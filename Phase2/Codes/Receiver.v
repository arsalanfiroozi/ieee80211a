==> flow/design.v <==
`timescale 1ns / 1ps
module DeScrambler(Clk, Reset, x, y, Start);
	input Clk, Reset, x, Start;
	output y;
	wire Clk, Reset, x;
	wire y;
	reg [6:0]ShSeed;  
	reg [3:0]Counter; 
	reg f;  
	wire z;
	assign z = ShSeed[6] ^ ShSeed[3];
	assign y = (Counter > 7'd6)?((Counter != 7'd7)?z ^ x:ShSeed[6] ^ ShSeed[3] ^ x):1'b0;
	always@(posedge Clk) begin
		if(Reset || (!Start)) begin
			ShSeed <= 7'd0;
			Counter <= 7'd0;
			f <= 1'b0;
		end else if(Start) begin
			if(f == 1'b1) begin  
				ShSeed <= {ShSeed[5:0], z};  
			end else begin 
				ShSeed <= {ShSeed[5:0], x};
				if(Counter == 7'd7) begin  
					f <= 1'b1;
					ShSeed <= {ShSeed[5],ShSeed[4],ShSeed[3],ShSeed[2],ShSeed[1],ShSeed[0],ShSeed[6]^ShSeed[3]};
				end
				Counter <= Counter + 1'b1;
			end
		end
	end
endmodule
`timescale 1ns / 1ps
module Receiver(Clk, Reset, x, y, num_pads);
	input Clk, Reset, x;
	input [2:0]num_pads;  
	output y;
	wire Clk, Reset, x;
	reg y;
	reg y_next;
	reg [11:0]Length,Length_Next;  
	reg [10:0]State;  
	reg [11:0]Preamble;  
	reg [12:0]datalength;  
	wire PreambleCheck;  
	reg start; 
	wire out_descrambler;
	wire [12:0]endlength;
	assign endlength = Length + 3'b101 + num_pads;  
	assign PreambleCheck = &Preamble[11:0];  
	DeScrambler descrambler (
    .Clk(Clk), 
    .Reset(Reset), 
    .Start(start), 
    .x(x), 
    .y(out_descrambler)
    );
	always @(State, out_descrambler, x, Length, PreambleCheck) begin
		if(State > 11'd23 && PreambleCheck) begin  
			y_next = out_descrambler;
			start = 1'b1;
		end else if(PreambleCheck) begin  
			y_next = x;
			start = 1'b0;
		end else begin  
			y_next = 1'b0;
			start = 1'b0;
		end
		if(State>7'd4 && State<7'd17)
			Length_Next = {Length[10:0],x};
		else
			Length_Next = Length;
	end
	always @(posedge Clk) begin
		if(Reset || (!PreambleCheck)) begin
			State <= 11'd0;
			Length <= 12'd0;
			datalength <= 13'd0;
			if(Reset)  
				Preamble <= 12'd0;
			else
				Preamble <= {Preamble[10:0],x};
		end else begin
			State <= State + 1'b1;  
			Length <= Length_Next;
			datalength <= datalength + 1'b1;
			if(!(|(datalength^{endlength, 3'b000})) && State > 11'd28) begin  
				Preamble <= 12'd0;
				Length <= 12'd0;
				datalength <= 13'd0;
			end
		end
		y <= y_next;
	end
endmodule
* Step by step through the tools: Receiver
Tool output for the design above, in the order of the flow.
Line numbers count from 1 in the design file above.
Operators carry their Yosys type and port widths (W data, S select, Z words).
Library cell names are shortened.
Not given: --
- Top module :: Receiver
- Clock input :: Clk
- Standard-cell library :: sky130hd
- Timing corner :: tt_025C_1v80

* Word-level counts
Source: Yosys, flattened and elaborated, memories not mapped. Widths are those after wreduce. Registers that Yosys merges into a memory's read port (data or address) are not register bits. Print and check cells do not count.
- Register bits :: 61
- Bits of input ports :: 6
- Output and inout port bits :: 1
- Elaborated cells :: 47
- $add $sub $neg :: 5
- $lt $le $gt $ge :: 5
- Equality and inequality tests :: 1
- Mux-type cells :: 11
- Bitwise logic cells :: 4
- Reduce/logical cells :: 13
** Operators by type and width (number)
- $mux W12 :: 3
- $gt A11 B5 Y1 const B :: 2
- $xor A13 B16 Y16 :: 1
- $reduce_or A16 Y1 :: 1
- $add A12 B3 Y13 const B :: 1
- $add A13 B1 Y13 const B :: 1
- $add A13 B3 Y13 :: 1
- $reduce_and A12 Y1 :: 1
- $add A11 B1 Y11 const B :: 1
- $gt A11 B3 Y1 const B :: 1
- $lt A11 B5 Y1 const B :: 1
- $mux W1 :: 8
- $add A4 B1 Y4 const B :: 1
- $gt A4 B3 Y1 const B :: 1
- $eq A4 B3 Y1 const B :: 1
- $logic_and A1 B1 Y1 :: 3
- $logic_not A1 Y1 :: 3
- $xor A1 B1 Y1 :: 2
- $logic_or A1 B1 Y1 :: 2
- $reduce_and A2 Y1 :: 1
- $reduce_bool A2 Y1 :: 1
- $reduce_or A2 Y1 :: 1
- $not A1 Y1 :: 1

* Depth
Yosys ltp: most cells in a row. Word level: on the elaborated netlist, between registers, memories and ports. Mapped: between sequential cells and ports; inverters and the memories' decode and read muxes count.
- Word-level depth :: 8
- ABC_AREA :: 1
- Mapped depth :: 17

* Netlist
The flow's flattened synthesis, as Yosys stat reports it; memories are mapped. The netlist is that of the ABC_AREA named above (0 if unset); the other value can give another one.
- Cells in the netlist :: 464
- Cell area after synthesis :: 3368.2 µm²
- Flip-flop cells :: 61
- Buffer cells :: 10
** Cells by type (number)
- dfxtp_1 :: 49
- nand2_1 :: 102
- edfxtp_1 :: 12
- inv_1 :: 87
- nor2_1 :: 66
- nand3_1 :: 32
- ha_1 :: 12
- nor2_2 :: 24
- xor2_1 :: 11
- xnor2_1 :: 6
- nand4_1 :: 8
- buf_12 :: 2
- o21ai_0 :: 7
- a21oi_2 :: 3
- nor3_1 :: 5
- o21ai_1 :: 5
- nand2_4 :: 2
- nor2_4 :: 2
Not listed: further types 20, cells in them 29.

* Timing after synthesis
Path of least setup slack by OpenSTA after synthesis, without wires, with an ideal clock, recovery checks aside; 20% of the period is set as input and as output delay. Where synthesis merged equal registers, the netlist keeps one of their names.
- Path kind :: input to register
- Start :: in num_pads[1]
- End :: reg Preamble[0]
- Clock period :: 4810 ps
- Input delay :: 962 ps
- Setup time :: 303 ps
- Arrival time :: 2748 ps
- Required time :: 4507 ps
- Slack :: 1759 ps
- Delay of the path :: 2089 ps
- Stages :: 13
- Period reached after synthesis :: 3051 ps
"delay of the path" = arrival - input delay + setup time.
"stages": output pins that drive a net of the path, with the launching flip-flop's if there is one; two outputs of one cell count as two.
"period reached after synthesis" is the clock period less the worst setup slack; recovery checks do not enter. This is arithmetic on one report: input and output delays are still those of the set period (20% each).
The rows between start and end are the longest chain of elaborated cells between them; the timing report does not say that the signal goes this way. Where chains are equally long, one stands for them.
A line is the first line of the expression or statement that the cell stems from. Yosys adds cells for indexed reads and writes and turns some case tables into memories.
A register here has more assigning lines than the two given.
The path ends at the enable pin of a flip-flop; only ways to that pin are counted.
- Path through :: ha_1 > ha_1 > fa_1 > nand2_2 > nand2_1 > nand2_1 > nand2_1 > nand2_1 > nand3_1 > nor2_2 > nand3_2 > nand2_4 > buf_12
- Length of the longest elaborated chain :: 6
- Elaborated cells on any way between the ends :: 6
- Classes of those cells :: add/sub (1); logic (1); reduce/logical (4)
** RTL lines, path post-synthesis
- from (decl) :: line 35 : input [2:0]num_pads;
- $add A13 B3 Y13 :: line 48 : assign endlength = Length + 3'b101 + num_pads;
- $xor A13 B16 Y16 :: line 86 : if(!(|(datalength^{endlength, 3'b000})) && State > 11'd28) begin
- $reduce_or A16 Y1 :: line 86
- $logic_not A1 Y1 :: line 86
- $logic_and A1 B1 Y1 :: line 86
- $reduce_bool A2 Y1
- to (assign) :: line 81 : Preamble <= {Preamble[10:0],x};
- to (assign) :: line 87 : Preamble <= 12'd0;
- to (decl) :: line 42 : reg [11:0]Preamble;

* Worst path after layout
From the final timing report of stored run 1: the path of least setup slack in the routed layout; clock arrival at registers is part of the times.
The report prints the path's times to 10 ps; the period is as set.
- Path kind :: register to register
- Start :: reg Length[1]
- End :: reg datalength[6]
- Clock period :: 2880 ps
- Setup time :: 100 ps
- Arrival time :: 2830 ps
- Required time :: 3120 ps
- Slack :: 290 ps
- Stages :: 15
The rows between start and end are the longest chain of elaborated cells between them; the timing report does not say that the signal goes this way. Where chains are equally long, one stands for them.
A register here has more assigning lines than the two given.
- Path through :: dfxtp_1 > ha_1 > ha_2 > fa_1 > inv_2 > nor2_1 > nor2_1 > nand2_1 > nor2_1 > nand3_1 > nor2_2 > nand3_4 > nand2_8 > clkbuf_16 > nor2_2
- Length of the longest elaborated chain :: 7
- Elaborated cells on any way between the ends :: 7
- Classes of those cells :: add/sub (2); logic (1); reduce/logical (4)
** RTL lines, path after layout
- from (decl) :: line 40 : reg [11:0]Length,Length_Next;
- from (assign) :: line 76 : Length <= 12'd0;
- from (assign) :: line 84 : Length <= Length_Next;
- $add A12 B3 Y13 :: line 48 : assign endlength = Length + 3'b101 + num_pads;
- $add A13 B3 Y13 :: line 48
- $xor A13 B16 Y16 :: line 86 : if(!(|(datalength^{endlength, 3'b000})) && State > 11'd28) begin
- $reduce_or A16 Y1 :: line 86
- $logic_not A1 Y1 :: line 86
- $logic_and A1 B1 Y1 :: line 86
- $reduce_or A2 Y1
- to (assign) :: line 85 : datalength <= datalength + 1'b1;
- to (assign) :: line 89 : datalength <= 13'd0;
- to (decl) :: line 43 : reg [12:0]datalength;

Ticket comment

Top module Receiver; platform sky130hd; tools Yosys and OpenROAD; 2 stored runs in no particular order. Input and output delays are each 20% of the period that was set; the output load is 0.01 pF.
By "clock period reached" is meant the clock period of the run minus its worst setup slack. This is arithmetic on one report: input and output delays are still those of the set period (20% each).
"worst path time" is the time allowed to the run's worst setup path (the clock period less input and output delay, where it has them) less its slack. Clock arrival times count: a late capture clock shortens it, a late launch clock lengthens it.
"worst path time" is given in steps of 10 ps.

* Stored run 1
** Files
==> flow/run.sh <==
#!/bin/bash
# the make line also repeats the synthesis and layout settings of config.mk as NAME=value (left out here)
make -C /OpenROAD-flow-scripts/flow DESIGN_CONFIG=/design/flow/config.mk WORK_HOME=/design/flow/orfs CLKGATE_MAP_FILE= finish
==> flow/config.mk <==
export PLATFORM = sky130hd
export DESIGN_NAME = Receiver
export DESIGN_NICKNAME = Receiver
export VERILOG_FILES = /design/flow/design.v
export SDC_FILE = /design/flow/constraint.sdc
export NUM_CORES = 4
export LEC_CHECK = 0
export ABC_AREA = 1
export CAP_MARGIN = 20
export CORE_MARGIN = 2
export CORE_UTILIZATION = 45
export CTS_CLUSTER_DIAMETER = 115
export CTS_CLUSTER_SIZE = 82
export MAX_ROUTING_LAYER = met4
export MIN_ROUTING_LAYER = met1
export PLACE_DENSITY_LB_ADDON = 0.06
export SLEW_MARGIN = 20
==> flow/constraint.sdc <==
create_clock -name core_clock -period 2.88 [get_ports {Clk}]
set_input_delay 0.5760 -clock core_clock [delete_from_list [all_inputs] [get_ports {Clk}]]
set_output_delay 0.5760 -clock core_clock [all_outputs]
set_load 0.01 [all_outputs]
** Results
- Worst setup slack after layout :: 289 ps
- Setup TNS :: 0 ps
- Standard-cell area after layout :: 3,891.2 µm²
- Worst path time :: 2,590 ps
- Worst setup path kind :: register to register
- Area inside the die boundary :: 8,193.0 µm²
- Post-synthesis cell area :: 3,368.2 µm²
- Clock period reached :: 2,591 ps

* Stored run 2
** Files
==> flow/run.sh <==
#!/bin/bash
# the make line also repeats the synthesis and layout settings of config.mk as NAME=value (left out here)
make -C /OpenROAD-flow-scripts/flow DESIGN_CONFIG=/design/flow/config.mk WORK_HOME=/design/flow/orfs CLKGATE_MAP_FILE= finish
==> flow/config.mk <==
export PLATFORM = sky130hd
export DESIGN_NAME = Receiver
export DESIGN_NICKNAME = Receiver
export VERILOG_FILES = /design/flow/design.v
export SDC_FILE = /design/flow/constraint.sdc
export NUM_CORES = 4
export LEC_CHECK = 0
export ABC_AREA = 0
export CAP_MARGIN = 20
export CELL_PAD_IN_SITES_GLOBAL_PLACEMENT = 1
export CORE_ASPECT_RATIO = 0.58
export CORE_MARGIN = 2
export CORE_UTILIZATION = 43
export CTS_CLUSTER_SIZE = 56
export GPL_TIMING_DRIVEN = 0
export MAX_ROUTING_LAYER = met5
export PLACE_DENSITY_LB_ADDON = 0.18
export SLEW_MARGIN = 30
export TNS_END_PERCENT = 100
==> flow/constraint.sdc <==
create_clock -name core_clock -period 3.01 [get_ports {Clk}]
set_input_delay 0.6020 -clock core_clock [delete_from_list [all_inputs] [get_ports {Clk}]]
set_output_delay 0.6020 -clock core_clock [all_outputs]
set_load 0.01 [all_outputs]
** Results
- Worst setup slack after layout :: 58 ps
- Setup TNS :: 0 ps
- Standard-cell area after layout :: 3,857.4 µm²
- Worst path time :: 2,350 ps
- Worst setup path kind :: input to register
- Area inside the die boundary :: 7,937.0 µm²
- Post-synthesis cell area :: 3,103.0 µm²
- Clock period reached :: 2,952 ps
