==> flow/design.v <==
`timescale 1ns / 1ps
module Scrambler(Clk, Reset, Start, Seed, x, y);
	input Clk, Reset, Start, x;
	input [6:0]Seed;
	output y;
	wire Clk, Reset, x;
	wire [6:0]Seed;
	wire y;
	reg [6:0]ShSeed;
	wire z;
	assign z = ShSeed[6] ^ ShSeed[3];
	assign y = z ^ x;
	always@(posedge Clk) begin
		if(Reset || (!Start)) begin
			ShSeed <= Seed;
		end else if(Start) begin
			ShSeed <= {ShSeed[5:0], z};
		end
	end
endmodule
`timescale 1ns / 1ps
module Transmitter(Clk, Reset, x, y, Enable, num_pads);
	input Clk, Reset, x, Enable;
	input [2:0]num_pads;  
	output y;
	wire Clk, Reset, x, Enable;
	reg y;
	reg [11:0]Length,Length_Next;  
	reg [10:0]State;  
	reg [11:0]Preamble,Queue;  
	reg [12:0]datalength;  
	reg start;  
	wire out_scrambler;
	wire sent_Preamble;  
	wire [12:0]endlength;
	assign sent_Preamble = !(|Preamble);  
	assign endlength = Length + 3'b101 + num_pads;  
	Scrambler scrambler (
    .Clk(Clk), 
    .Reset(Reset), 
    .Start(start), 
    .Seed(7'd111), 
    .x(Queue[11]), 
    .y(out_scrambler)
    );
	always @(State, out_scrambler, x, Length, sent_Preamble, Enable, Queue) begin
		if(State > 11'd23) begin  
			y = out_scrambler;
			start = 1'b1;
		end else if(sent_Preamble) begin  
			y = Queue[11];
			start = 1'b0;
		end else if(Enable) begin  
			y = 1'b1;
			start = 1'b0;
		end else begin  
			y = 1'b0;
			start = 1'b0;
		end
		if(State>7'd4 && State<7'd17)  
			Length_Next = {Length[10:0],Queue[11]};
		else
			Length_Next = Length;
	end
	always @(posedge Clk) begin
		if(Reset || !Enable) begin
			State <= 11'd0;
			Length <= 12'd0;
			Preamble <= 12'hFFF;
			datalength <= 13'd0;
		end else if(Enable) begin
			if(sent_Preamble) begin
				State <= State + 1'b1;  
				Length <= Length_Next;
				datalength <= datalength + 1'b1;
				if(!(|(datalength^{endlength, 3'b000})) && State > 11'd28) begin  
					Preamble <= 12'hFFF;
					State <= 11'd0;
					Length <= 12'd0;
					datalength <= 13'd0;
				end
			end else begin
				Preamble <= Preamble << 1;  
			end
		end
		Queue <= {Queue[10:0],x};  
	end
endmodule
* Reports on Transmitter
The steps from the RTL of Transmitter to its reports follow in flow order. Lines are those of the file above, counted from 1. Cell names lack the library's common part. Not given: -
Design: top module Transmitter, clock port Clk, cell library sky130hd, corner tt_025C_1v80

* Word-level counts
Source: Yosys, flattened and elaborated, memories not mapped. Widths are those after wreduce. Registers that Yosys merges into a memory's read port (data or address) are not register bits. Print and check cells do not count. Equal cells are merged and count once.
Word-level totals: register bits 67, input port bits 7, output and inout bits 1
Operators by class: add/subtract/negate cells 4, order comparisons 4, muxes and demuxes 10, bitwise operators 4, reductions and logical operators 14
Operator list (count):
- two-way mux 12 bit | 4
- > comparator 11 x 5 -> 1 bit with constant B | 2
- XOR 13 x 16 -> 16 bit | 1
- OR reduction 16 bit | 1
- adder 12 x 3 -> 13 bit with constant B | 1
- adder 13 x 1 -> 13 bit with constant B | 1
- adder 13 x 3 -> 13 bit | 1
- two-way mux 13 bit | 1
- OR reduction 12 bit | 1
- adder 11 x 1 -> 11 bit with constant B | 1
- > comparator 11 x 3 -> 1 bit with constant B | 1
- less-than comparator 11 x 5 -> 1 bit with constant B | 1
- two-way mux 11 bit | 1
- AND reduction 2 bit | 2
- nonzero test 2 bit | 2
- two-way mux 1 bit | 4
- zero test 1 bit | 3
- AND reduction 3 bit | 1
- XOR 1 bit | 2
- logical AND 1 bit | 2
- logical OR 1 bit | 2
- NOT 1 bit | 1

* Longest topological paths
Depth = most cells in a row (Yosys ltp): at word level without a register or memory, in the mapped netlist without a sequential cell, where the memories' decode and read muxes count.
Depth: depth in word-level cells 8, ABC_AREA 0, depth in mapped cells 14, gate-level depth less buffers 13

* Synthesis result
Yosys stat after the flow's synthesis: flattened, memories mapped to cells. It holds for the ABC_AREA given above (unset counts as 0); a run with the other value may have another netlist. Totals and module areas in this step are rounded.
Cell types:
- dfxtp_1 | count 67, area in all 1.34E+03 um2
- nand3_1 | count 32, area in all 160.154 um2
- xor2_1 | count 16, area in all 140.134 um2
- xnor2_1 | count 15, area in all 131.376 um2
- ha_1 | count 10, area in all 125.12 um2
- nand2_1 | count 31, area in all 116.362 um2
- nor2_1 | count 30, area in all 112.608 um2
- inv_1 | count 18, area in all 67.565 um2
- a21oi_1 | count 11, area in all 55.053 um2
- and3_1 | count 8, area in all 50.048 um2
- o22ai_1 | count 8, area in all 50.048 um2
- or2_2 | count 7, area in all 43.792 um2
- clkbuf_1 | count 10, area in all 37.536 um2
- or3_1 | count 6, area in all 37.536 um2
- nor4_1 | count 5, area in all 31.28 um2
- a21o_1 | count 4, area in all 30.029 um2
- o32ai_1 | count 3, area in all 26.275 um2
- nand4_1 | count 4, area in all 25.024 um2
Other cell types: 24; their cells: 40.
Mapped netlist: mapped cells 325, mapped area 2910 um2, flip-flop cells 67, buffers 15
By module: a second synthesis without flattening, with its own total; a netlist apart from the flattened one above.
Second synthesis, totals: cell total of the unflattened synthesis 344, area total of the unflattened synthesis 3260 um2
Rows give one instance, submodules left out.
Modules:
- Transmitter | instances 1, cells 325, area 2900 um2
- Scrambler | instances 1, cells 19, area 362 um2

* Path before layout
OpenSTA on the mapped netlist: ideal clock, no wires. The path of least setup slack (recovery checks aside). Input and output delay are each 20% of the period. Register names are those of the netlist, which keeps one name where synthesis merged equal registers.
Path post-synthesis: kind in2reg, start point input port num_pads[1], end point register State[2], clock period 3530 ps, input delay 706 ps, setup time 74 ps, launch time at the first pin 706 ps, data arrival time 3084 ps, required time 3456 ps, path slack 372 ps, path delay 2452 ps, stages on the path 12, synthesis period reached 3158 ps
"path delay" is the arrival time less input delay plus setup time. "stages on the path": output pins that drive a net of the path, with the launching flip-flop's if there is one; two outputs of one cell count as two. "synthesis period reached" = period - worst setup slack (recovery checks aside). The figure is calculated, with input and output delays left at 20% of the set period. The rows between start and end are the longest chain of elaborated cells between them; the timing report does not say that the signal goes this way. Where chains are equally long, one stands for them. Each line given opens the expression or statement behind the cell; cells for indexed reads and writes are added by Yosys, which also makes memories of some case tables. A register here has more assigning lines than the two given.
On the way, post-synthesis: cells stage by stage ha_1 ha_1 inv_1 fa_1 nor2b_1 o2111ai_1 maj3_1 a22o_1 o2111ai_2 buf_2 nand3_1 a31oi_1, length of the longest elaborated chain 6, elaborated cells between the ends (all ways) 6, source lines of those cells 2, those cells by class add/sub (1); mux (1); logic (1); reduce/logical (3)
RTL lines, path post-synthesis:
- from (decl) | RTL line 24 | input [2:0]num_pads;
- adder 13 x 3 -> 13 bit | RTL line 37 | assign endlength = Length + 3'b101 + num_pads;
- XOR 13 x 16 -> 16 bit | RTL line 76 | if(!(|(datalength^{endlength, 3'b000})) && State > 11'd28) begin
- OR reduction 16 bit | RTL line 76
- zero test 1 bit | RTL line 76
- logical AND 1 bit | RTL line 76
- two-way mux 11 bit | RTL line 76
- to (assign) | RTL line 73 | State <= State + 1'b1;
- to (assign) | RTL line 78 | State <= 11'd0;
- to (decl) | RTL line 29 | reg [10:0]State;

* Timing after layout
Path of least setup slack in the final report of job 1 (OpenROAD, finished layout, wires in). Where an end is a register, its clock arrival counts in the times. The path's times are printed in steps of 10 ps; the period is the one set.
Path after layout: kind in2reg, start point input port num_pads[1], end point register State[7], clock period 3390 ps, input delay 680 ps, setup time 100 ps, launch time at the first pin 680 ps, data arrival time 3430 ps, required time 3620 ps, path slack 190 ps, stages on the path 15
The rows between start and end are the longest chain of elaborated cells between them; the timing report does not say that the signal goes this way. Where chains are equally long, one stands for them. A register here has more assigning lines than the two given.
On the way, after layout: cells stage by stage clkdlybuf4s15_1 ha_4 ha_4 inv_2 fa_2 xnor2_2 nor4_2 nand4_1 a311oi_4 o2111ai_4 buf_6 o21ai_4 buf_12 buf_12 nor2_1, length of the longest elaborated chain 6, elaborated cells between the ends (all ways) 6, source lines of those cells 2, those cells by class add/sub (1); mux (1); logic (1); reduce/logical (3)
RTL lines, path after layout:
- from (decl) | RTL line 24 | input [2:0]num_pads;
- adder 13 x 3 -> 13 bit | RTL line 37 | assign endlength = Length + 3'b101 + num_pads;
- XOR 13 x 16 -> 16 bit | RTL line 76 | if(!(|(datalength^{endlength, 3'b000})) && State > 11'd28) begin
- OR reduction 16 bit | RTL line 76
- zero test 1 bit | RTL line 76
- logical AND 1 bit | RTL line 76
- two-way mux 11 bit | RTL line 76
- to (assign) | RTL line 73 | State <= State + 1'b1;
- to (assign) | RTL line 78 | State <= 11'd0;
- to (decl) | RTL line 29 | reg [10:0]State;

--- measured runs ---
Record of 2 stored runs of the RTL-to-layout flow on Transmitter, platform sky130hd. The runs are unordered. Constraints: input delay and output delay 20% of the set period each, output load 0.01 pF.
"achieved clock period" = clock period - worst setup slack. The figure is calculated, with input and output delays left at 20% of the set period.
By "worst setup path time" is meant the share of the clock period that the worst setup path is allowed (20% is reserved at inputs, 20% at outputs), minus its slack. Clock arrival times at its registers enter into it.
"worst setup path time" is known to 10 ps.
Results are given in rounded form.
[job 1] settings: period_ns=3.39, CAP_MARGIN=20, CORE_MARGIN=2, CORE_UTILIZATION=40, SLEW_MARGIN=20
[job 1] result: chip area after synthesis (Yosys) 2910 um2, die area 7970 um2, standard-cell area of the final layout 3570 um2, utilization 50.0 %, worst setup slack after layout 194 ps, achieved clock period 3196 ps, worst setup path time 2520 ps, worst setup path kind in2reg
[job 2] settings: period_ns=3.0, CORE_UTILIZATION=25, SETUP_SLACK_MARGIN=0.39, PLACE_DENSITY_LB_ADDON=0.0, CORE_ASPECT_RATIO=0.73, TNS_END_PERCENT=80, ABC_AREA=1, GPL_TIMING_DRIVEN=1, CTS_CLUSTER_SIZE=71, CAP_MARGIN=40, CORE_MARGIN=2, SLEW_MARGIN=20
[job 2] result: chip area after synthesis (Yosys) 3150 um2, die area 13500 um2, standard-cell area of the final layout 3980 um2, utilization 32.9 %, worst setup slack after layout 344 ps, achieved clock period 2656 ps, worst setup path time 2060 ps, worst setup path kind in2reg
--- end ---
